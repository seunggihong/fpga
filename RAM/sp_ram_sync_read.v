==> flow/design.v <==
module sp_ram_sync_read
#(
	parameter N = 8,
	W = 2
) (
	input 			clk,
	input			we,
	input 	[W-1:0] addr,
	input 	[N-1:0] din,
	output 	[N-1:0] dout
);
reg [N-1:0] ram[2**W-1:0];
reg [W-1:0] addr_reg;
always @(posedge clk) begin
	if (we)
		ram[addr] <= din;
	addr_reg <= addr;
end
assign dout = ram[addr_reg];
endmodule
# --- From RTL to reports: sp_ram_sync_read ---
# What the tools print for sp_ram_sync_read, step after step.
# Line numbers count from 1 in the design file above.
# Operators carry their Yosys type and port widths (W data, S select, Z words).
# Library cell names are shortened.
setup:
  design: "sp_ram_sync_read"
  clock_port: "clk"
  lib: "sky130hd"
  pvt_corner: "tt_025C_1v80"

# --- After elaboration ---
# Yosys after proc, flatten, opt, wreduce and memory -nomap, before mapping. Enables and synchronous resets that opt folds into registers are not counted as muxes. Memory bits, and registers merged into a memory's read port (data or address), are not among the register bits. Print and check cells are not counted. Equal cells are merged and count once.
# Yosys's memory passes give these memory sizes; they may raise the number of words (mostly to a power of two), join words into wider ones and drop unused or constant bits.
op_classes:
  addsub: 0
  n_mul: 0
  div_mod_pow: 0
  compare: 0
  eq_ne: 0
  n_shift: 0
  mux: 3
  logic: 0
  n_reduce_logical: 0
op_table:
  columns: ["operator", "n"]
  rows:
  - ["$mux W8", 1]
  - ["$mux W2", 1]
  - ["$mux W1", 1]
bits:
  regBits: 0
  latchBits: 0
  ram_bits: 32
  mem_bits_ro: 0
  clocked_rd_ports_x_width: 8
  mem_count: 1
  inputBits: 12
  out_inout_bits: 8
  wordCells: 4
memory_table:
  columns: ["name", "size", "width", "read_ports", "wr", "line_no", "source"]
  rows:
  - ["ram", 4, 8, 1, 1, 12, "reg [N-1:0] ram[2**W-1:0];"]

# --- Depth ---
# Depth = most cells in a row (Yosys ltp): at word level without a register or memory, in the mapped netlist without a sequential cell, where the memories' decode and read muxes count.
logic_depth:
  depth_word: 1
  abc_area: 0
  mapped_depth: 2
  ltp_nobuf: 1

# --- After synthesis ---
# Yosys stat after the flow's synthesis: flattened, memories mapped to cells. It holds for the ABC_AREA given above (unset counts as 0); a run with the other value may have another netlist.
# The area totals of this step are shown rounded.
synth_totals:
  cell_count: 48
  mapped_area_mm2: 0.001229
  seq_area_mm2: 0.001001
  ff_cells: 34
  buf_cells: 2
types:
  columns: ["cell_type", "n", "area_total_um2"]
  rows:
  - ["edfxtp_1", 32, 960.922]
  - ["mux4_2", 8, 180.173]
  - ["dfxtp_1", 2, 40.038]
  - ["and3b_1", 2, 17.517]
  - ["buf_6", 1, 11.261]
  - ["nor3b_1", 1, 7.507]
  - ["and3_1", 1, 6.256]
  - ["clkbuf_2", 1, 5.005]

# --- Timing after synthesis ---
# OpenSTA on the mapped netlist: ideal clock, no wires. The path of least setup slack (recovery checks aside). Input and output delay are each 20% of the period. Register names are those of the netlist, which keeps one name where synthesis merged equal registers.
synth_timing:
  kind: "input port to flip-flop"
  from: "input addr[0]"
  to: "memory ram[0][0]"
  clock_period_ps: 1380
  in_delay_ps: 276
  setup_time_ps: 385
  launch_ps: 276
  arrival_time_ps: 955
  required_time_ps: 995
  path_slack_ps: 40
  delay_ps: 1064
  path_stages: 1
  path_buffers: 0
  period_less_setup_slack_ps: 1340
# "delay_ps" = arrival - input delay + setup time.
# "path_stages": output pins that drive a net of the path, with the launching flip-flop's if there is one; two outputs of one cell count as two.
# "period_less_setup_slack_ps" = period - worst setup slack (recovery checks aside). The figure is calculated, with input and output delays left at 20% of the set period.
# Between the ends stands the longest chain of elaborated cells between them, by number of cells; it is not shown to be the way that was timed. Of several equally long chains one is given.
# Each line given opens the expression or statement behind the cell; cells for indexed reads and writes are added by Yosys, which also makes memories of some case tables.
synth_via:
  cell_sequence: "nor3b_1"
  elab_chain_cells: 1
  cells_between: 1
  lines_between: 1
  classes_between: "1 x mux"
synth_rtl:
  columns: ["item", "line_no", "source"]
  rows:
  - ["start, declared", 8, "input [W-1:0] addr,"]
  - ["$mux W2", 15, "if (we)"]
  - ["end, declared", 12, "reg [N-1:0] ram[2**W-1:0];"]

# --- Worst path after layout ---
# Path of least setup slack in the final report of flow run 2 (OpenROAD, finished layout, wires in). Where an end is a register, its clock arrival counts in the times.
# The path's times are printed in steps of 10 ps; the period is the one set.
layout_timing:
  kind: "flip-flop to output port"
  from: "register (no name shown)"
  to: "output dout[0]"
  clock_period_ps: 2480
  out_delay_ps: 500
  launch_ps: 310
  arrival_time_ps: 1870
  required_time_ps: 1980
  path_slack_ps: 110
  path_stages: 4
  path_buffers: 2
layout_via:
  cell_sequence: "dfxtp_4 -> buf_4 -> mux4_2 -> clkdlybuf4s50_1"
layout_rtl:
  columns: ["item", "line_no", "source"]
  rows:
  - ["end, declared", 10, "output [N-1:0] dout"]
# No chain of elaborated cells between the ends is given.

--- measured runs ---
Top module sp_ram_sync_read; platform sky130hd; tools Yosys and OpenROAD; 2 stored runs in no particular order. Input and output delays are each 20% of the period that was set; the output load is 0.01 pF.
"period_reached_ps": clock period set for the run, less the worst setup slack. It is reckoned from that one timing run; input and output delays stay at 20% of the period that was set.
By "total_power_uw" is meant OpenSTA's value without simulated activity: inputs other than the clock are taken to toggle once in ten clock periods, and the tool carries that through the logic.
The results are shown rounded.

--- flow run 1 ---
==> flow/run.sh <==
#!/bin/bash
# the make line also repeats the synthesis and layout settings of config.mk as NAME=value (left out here)
make -C /OpenROAD-flow-scripts/flow DESIGN_CONFIG=/design/flow/config.mk WORK_HOME=/design/flow/orfs CLKGATE_MAP_FILE= finish
==> flow/config.mk <==
export PLATFORM = sky130hd
export DESIGN_NAME = sp_ram_sync_read
export DESIGN_NICKNAME = sp_ram_sync_read
export VERILOG_FILES = /design/flow/design.v
export SDC_FILE = /design/flow/constraint.sdc
export NUM_CORES = 4
export LEC_CHECK = 0
export CAP_MARGIN = 5
export CELL_PAD_IN_SITES_DETAIL_PLACEMENT = 2
export CORE_ASPECT_RATIO = 0.62
export CORE_MARGIN = 2
export CORE_UTILIZATION = 69
export CTS_CLUSTER_DIAMETER = 308
export GPL_ROUTABILITY_DRIVEN = 1
export GPL_TIMING_DRIVEN = 1
export PLACE_DENSITY_LB_ADDON = 0.28
export SETUP_SLACK_MARGIN = 0.35
export SLEW_MARGIN = 20
export TNS_END_PERCENT = 70
==> flow/constraint.sdc <==
create_clock -name core_clock -period 1.19 [get_ports {clk}]
set_input_delay 0.2380 -clock core_clock [delete_from_list [all_inputs] [get_ports {clk}]]
set_output_delay 0.2380 -clock core_clock [all_outputs]
set_load 0.01 [all_outputs]

==> results, as YAML <==
outcome: "did not finish, placement stopped with a tool error"

--- flow run 2 ---
==> flow/run.sh <==
#!/bin/bash
# the make line also repeats the synthesis and layout settings of config.mk as NAME=value (left out here)
make -C /OpenROAD-flow-scripts/flow DESIGN_CONFIG=/design/flow/config.mk WORK_HOME=/design/flow/orfs CLKGATE_MAP_FILE= finish
==> flow/config.mk <==
export PLATFORM = sky130hd
export DESIGN_NAME = sp_ram_sync_read
export DESIGN_NICKNAME = sp_ram_sync_read
export VERILOG_FILES = /design/flow/design.v
export SDC_FILE = /design/flow/constraint.sdc
export NUM_CORES = 4
export LEC_CHECK = 0
export CAP_MARGIN = 30
export CORE_MARGIN = 2
export CORE_UTILIZATION = 58
export GPL_TIMING_DRIVEN = 1
export HOLD_SLACK_MARGIN = 0.0
export MAX_ROUTING_LAYER = met5
export SETUP_SLACK_MARGIN = 0.02
export SLEW_MARGIN = 0
==> flow/constraint.sdc <==
create_clock -name core_clock -period 2.48 [get_ports {clk}]
set_input_delay 0.4960 -clock core_clock [delete_from_list [all_inputs] [get_ports {clk}]]
set_output_delay 0.4960 -clock core_clock [all_outputs]
set_load 0.01 [all_outputs]

==> results, as YAML <==
results:
  hold_ws_ps: 734
  dieArea_mm2: 0.002502
  setup_ws_ps: 115
  synth_area_mm2: 0.001229
  final_cell_area_mm2: 0.0015
  total_power_uw: 1022
  period_reached_ps: 2365
--- end ---
